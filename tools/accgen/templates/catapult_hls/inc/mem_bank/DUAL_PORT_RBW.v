==> flow/design.v <==
package ariane_soc;
    localparam IdWidth = 4;
    localparam IdWidthSlave = IdWidth;
endpackage
module DUAL_PORT_RBW #(
    parameter AddressSz = 32,
    parameter data_width = 8,
    parameter Sz = 128
) (
    clk,
    clk_en,
    din,
    qout,
    r_adr,
    w_adr,
    w_en
);
    input clk;
    input clk_en;
    input [data_width-1:0] din;
    output [data_width-1:0] qout;
    input [AddressSz-1:0] r_adr;
    input [AddressSz-1:0] w_adr;
    input w_en;
    (* ram_style = "block" *)
    reg [data_width-1:0] out;
    reg [data_width-1:0] arr [Sz-1:0];
    always @(posedge clk) begin
        if (clk_en) begin
            out <= arr[r_adr];
            if (w_en) begin
                arr[w_adr] <= din;
            end
        end
    end
    assign qout = out;
endmodule
======== From RTL to reports: DUAL_PORT_RBW ========
What the tools print for DUAL_PORT_RBW, step after step.
Lines are those of the file above, counted from 1.
Operators: Yosys type, input widths -> output width; for muxes data width and select width s.
A cell with - has no value.
set-up
  design top .............................. DUAL_PORT_RBW
  clock port .............................. clk
  cell library ............................ sky130hd
  corner .................................. tt_025C_1v80

======== After elaboration ========
Counts by Yosys on the flattened word-level netlist (proc, flatten, opt, wreduce; memories kept). Register bits leave out memories and registers merged into their read ports (data or address); mux counts leave out enables and synchronous resets folded into registers. Print and check cells are left out. Cells with the same type and inputs are merged into one.
Yosys's memory passes give these memory sizes; they may raise the number of words (mostly to a power of two), join words into wider ones and drop unused or constant bits.
cells by class
  muxes and demuxes ....................... 6
operator list
  kind    number
  $mux 8  2
  $mux 7  2
  $mux 1  2
word-level totals
  elaborated cells ........................ 7
  bits of input ports ..................... 75
  register bits ........................... 0
  bits in writable memories ............... 1024
  memories kept ........................... 1
  word width x clocked read ports ......... 8
memories
  memory  words  bits a word  rd ports  wr ports  RTL line  text
  arr     128    8            1         1         27        reg [data_width-1:0] arr [Sz-1:0];

======== Longest topological paths ========
Longest topological path by Yosys (ltp), each cell counted once; first at word level (registers and memories cut), then after technology mapping (sequential cells cut; the memories' decode and read muxes count).
depth
  depth in word-level cells ............... 2
  ABC_AREA ................................ 0
  depth in mapped cells ................... 7
  depth with buffers taken out ............ 4

======== Netlist ========
Yosys stat after the flow's synthesis: flattened, memories mapped to cells. It holds for the ABC_AREA given above (unset counts as 0); a run with the other value may have another netlist.
cell types
  cell type                  number  total area (µm²)
  sky130_fd_sc_hd__edfxtp_1  1032    3.1E+04
  sky130_fd_sc_hd__mux4_2    336     7.57E+03
  sky130_fd_sc_hd__nor2_1    131     491.722
  sky130_fd_sc_hd__clkbuf_1  45      168.912
  sky130_fd_sc_hd__buf_4     13      97.594
  sky130_fd_sc_hd__mux2_2    8       90.086
  sky130_fd_sc_hd__buf_1     16      60.058
  sky130_fd_sc_hd__buf_2     12      60.058
  sky130_fd_sc_hd__nand3_1   9       45.043
  sky130_fd_sc_hd__nand2_1   9       33.782
  sky130_fd_sc_hd__nand3b_1  4       30.029
  sky130_fd_sc_hd__nand4b_1  3       26.275
  sky130_fd_sc_hd__nor2b_1   4       25.024
  sky130_fd_sc_hd__buf_6     2       22.522
  sky130_fd_sc_hd__nand4_1   3       18.768
  sky130_fd_sc_hd__or3b_2    2       17.517
  sky130_fd_sc_hd__and2_1    1       6.256
  sky130_fd_sc_hd__nand2b_1  1       6.256
Other cell types: 2; their cells: 2.
mapped netlist
  sequential part of the area ............. 30989.7 µm²
  cell count .............................. 1633
  mapped flip-flops ....................... 1032
  chip area (Yosys) ....................... 39766.9 µm²
  buffers ................................. 88

======== Timing after synthesis ========
OpenSTA on the mapped netlist: ideal clock, no wires. The path of least setup slack (recovery checks aside). Input and output delay are each 20% of the period. Register names are those of the netlist, which keeps one name where synthesis merged equal registers.
path after synthesis
  path kind ............................... input port to flip-flop
  start point ............................. in r_adr[0]
  end point ............................... reg out[0]
  slack ................................... 0.944 ns
  delay of the path ....................... 2.673 ns
  driving pins on the path ................ 6
  library setup time ...................... 0.260 ns
  required time ........................... 4.260 ns
  arrival ................................. 3.317 ns
  period .................................. 4.52 ns
  period reached after synthesis .......... 3.576 ns
"delay of the path" = arrival - input delay + setup time.
"driving pins on the path" counts driving pins, that of a launching flip-flop among them; a cell with two outputs on the path counts twice.
"period reached after synthesis" = period - worst setup slack (recovery checks aside). The figure is calculated, with input and output delays left at 20% of the set period.
between the ends, after synthesis
  cell sequence ........................... sky130_fd_sc_hd__clkbuf_1 > sky130_fd_sc_hd__buf_1 > sky130_fd_sc_hd__mux4_2 > sky130_fd_sc_hd__mux4_2 > sky130_fd_sc_hd__mux4_2 > sky130_fd_sc_hd__mux2_2
ends and longest elaborated chain, after synthesis
  what                RTL line  text
  start: declaration  22        input [AddressSz-1:0] r_adr;
  end: declaration    26        reg [data_width-1:0] out;
Chain of elaborated cells between the ends: none given.

======== Worst path after layout ========
Path of least setup slack in the final report of run 1 (OpenROAD, finished layout, wires in). Where an end is a register, its clock arrival counts in the times.
path post-layout
  path kind ............................... input port to flip-flop
  start point ............................. in r_adr[0]
  end point ............................... reg out[7]
  arrival ................................. 3.33 ns
  driving pins on the path ................ 7
  library setup time ...................... 0.24 ns
  required time ........................... 4.28 ns
  period .................................. 3.91 ns
  slack ................................... 0.94 ns
between the ends, post-layout
  cell sequence ........................... sky130_fd_sc_hd__buf_8 > sky130_fd_sc_hd__buf_12 > sky130_fd_sc_hd__buf_12 > sky130_fd_sc_hd__mux4_2 > sky130_fd_sc_hd__mux4_2 > sky130_fd_sc_hd__mux4_2 > sky130_fd_sc_hd__mux2_2
ends and longest elaborated chain, post-layout
  what                RTL line  text
  start: declaration  22        input [AddressSz-1:0] r_adr;
  end: declaration    26        reg [data_width-1:0] out;
Chain of elaborated cells between the ends: none given.

## Implementation results

Record of 2 stored runs of the RTL-to-layout flow on DUAL_PORT_RBW, platform sky130hd. The runs are unordered. Constraints: input delay and output delay 20% of the set period each, output load 0.01 pF.
"achieved clock period (ns)" means the clock period less the worst setup slack. The figure is calculated, with input and output delays left at 20% of the set period.
"finish__power__total" is the tool's figure for a default switching activity; nothing was simulated.

Flow files of run 1
==> flow/run.sh <==
#!/bin/bash
# the make line also repeats the synthesis and layout settings of config.mk as NAME=value (left out here)
make -C /OpenROAD-flow-scripts/flow DESIGN_CONFIG=/design/flow/config.mk WORK_HOME=/design/flow/orfs CLKGATE_MAP_FILE= finish
==> flow/config.mk <==
export PLATFORM = sky130hd
export DESIGN_NAME = DUAL_PORT_RBW
export DESIGN_NICKNAME = DUAL_PORT_RBW
export VERILOG_FILES = /design/flow/design.v
export SDC_FILE = /design/flow/constraint.sdc
export NUM_CORES = 4
export LEC_CHECK = 0
export CAP_MARGIN = 20
export CELL_PAD_IN_SITES_GLOBAL_PLACEMENT = 1
export CORE_MARGIN = 2
export CORE_UTILIZATION = 45
export CTS_CLUSTER_DIAMETER = 165
export CTS_CLUSTER_SIZE = 22
export HOLD_SLACK_MARGIN = 0.27
export MIN_ROUTING_LAYER = met1
export PLACE_DENSITY = 0.76
export SETUP_SLACK_MARGIN = 0.69
export SLEW_MARGIN = 20
export TNS_END_PERCENT = 35
==> flow/constraint.sdc <==
create_clock -name core_clock -period 3.91 [get_ports {clk}]
set_input_delay 0.7820 -clock core_clock [delete_from_list [all_inputs] [get_ports {clk}]]
set_output_delay 0.7820 -clock core_clock [all_outputs]
set_load 0.01 [all_outputs]

report of run 1
yosys chip area after synthesis (um^2): 39766.9
finish__design__die__area: 90763.6
finish__design__instance__area__stdcell: 44149.8
finish__design__instance__utilization: 0.5019
finish__timing__setup__ws: 0.943
finish__timing__setup__tns: 0.000
finish__timing__hold__ws: 0.641
finish__power__total: 1.886e-02
achieved clock period (ns): 2.967

Flow files of run 2
==> flow/run.sh <==
#!/bin/bash
# the make line also repeats the synthesis and layout settings of config.mk as NAME=value (left out here)
make -C /OpenROAD-flow-scripts/flow DESIGN_CONFIG=/design/flow/config.mk WORK_HOME=/design/flow/orfs CLKGATE_MAP_FILE= finish
==> flow/config.mk <==
export PLATFORM = sky130hd
export DESIGN_NAME = DUAL_PORT_RBW
export DESIGN_NICKNAME = DUAL_PORT_RBW
export VERILOG_FILES = /design/flow/design.v
export SDC_FILE = /design/flow/constraint.sdc
export NUM_CORES = 4
export LEC_CHECK = 0
export CAP_MARGIN = 20
export CORE_MARGIN = 2
export CORE_UTILIZATION = 40
export SETUP_SLACK_MARGIN = 0.35
export SLEW_MARGIN = 20
==> flow/constraint.sdc <==
create_clock -name core_clock -period 3.54 [get_ports {clk}]
set_input_delay 0.7080 -clock core_clock [delete_from_list [all_inputs] [get_ports {clk}]]
set_output_delay 0.7080 -clock core_clock [all_outputs]
set_load 0.01 [all_outputs]

report of run 2
yosys chip area after synthesis (um^2): 39766.9
finish__design__die__area: 101956.0
finish__design__instance__area__stdcell: 46699.8
finish__design__instance__utilization: 0.4745
finish__timing__setup__ws: 0.708
finish__timing__setup__tns: 0.000
finish__timing__hold__ws: 0.557
finish__power__total: 2.541e-02
achieved clock period (ns): 2.832
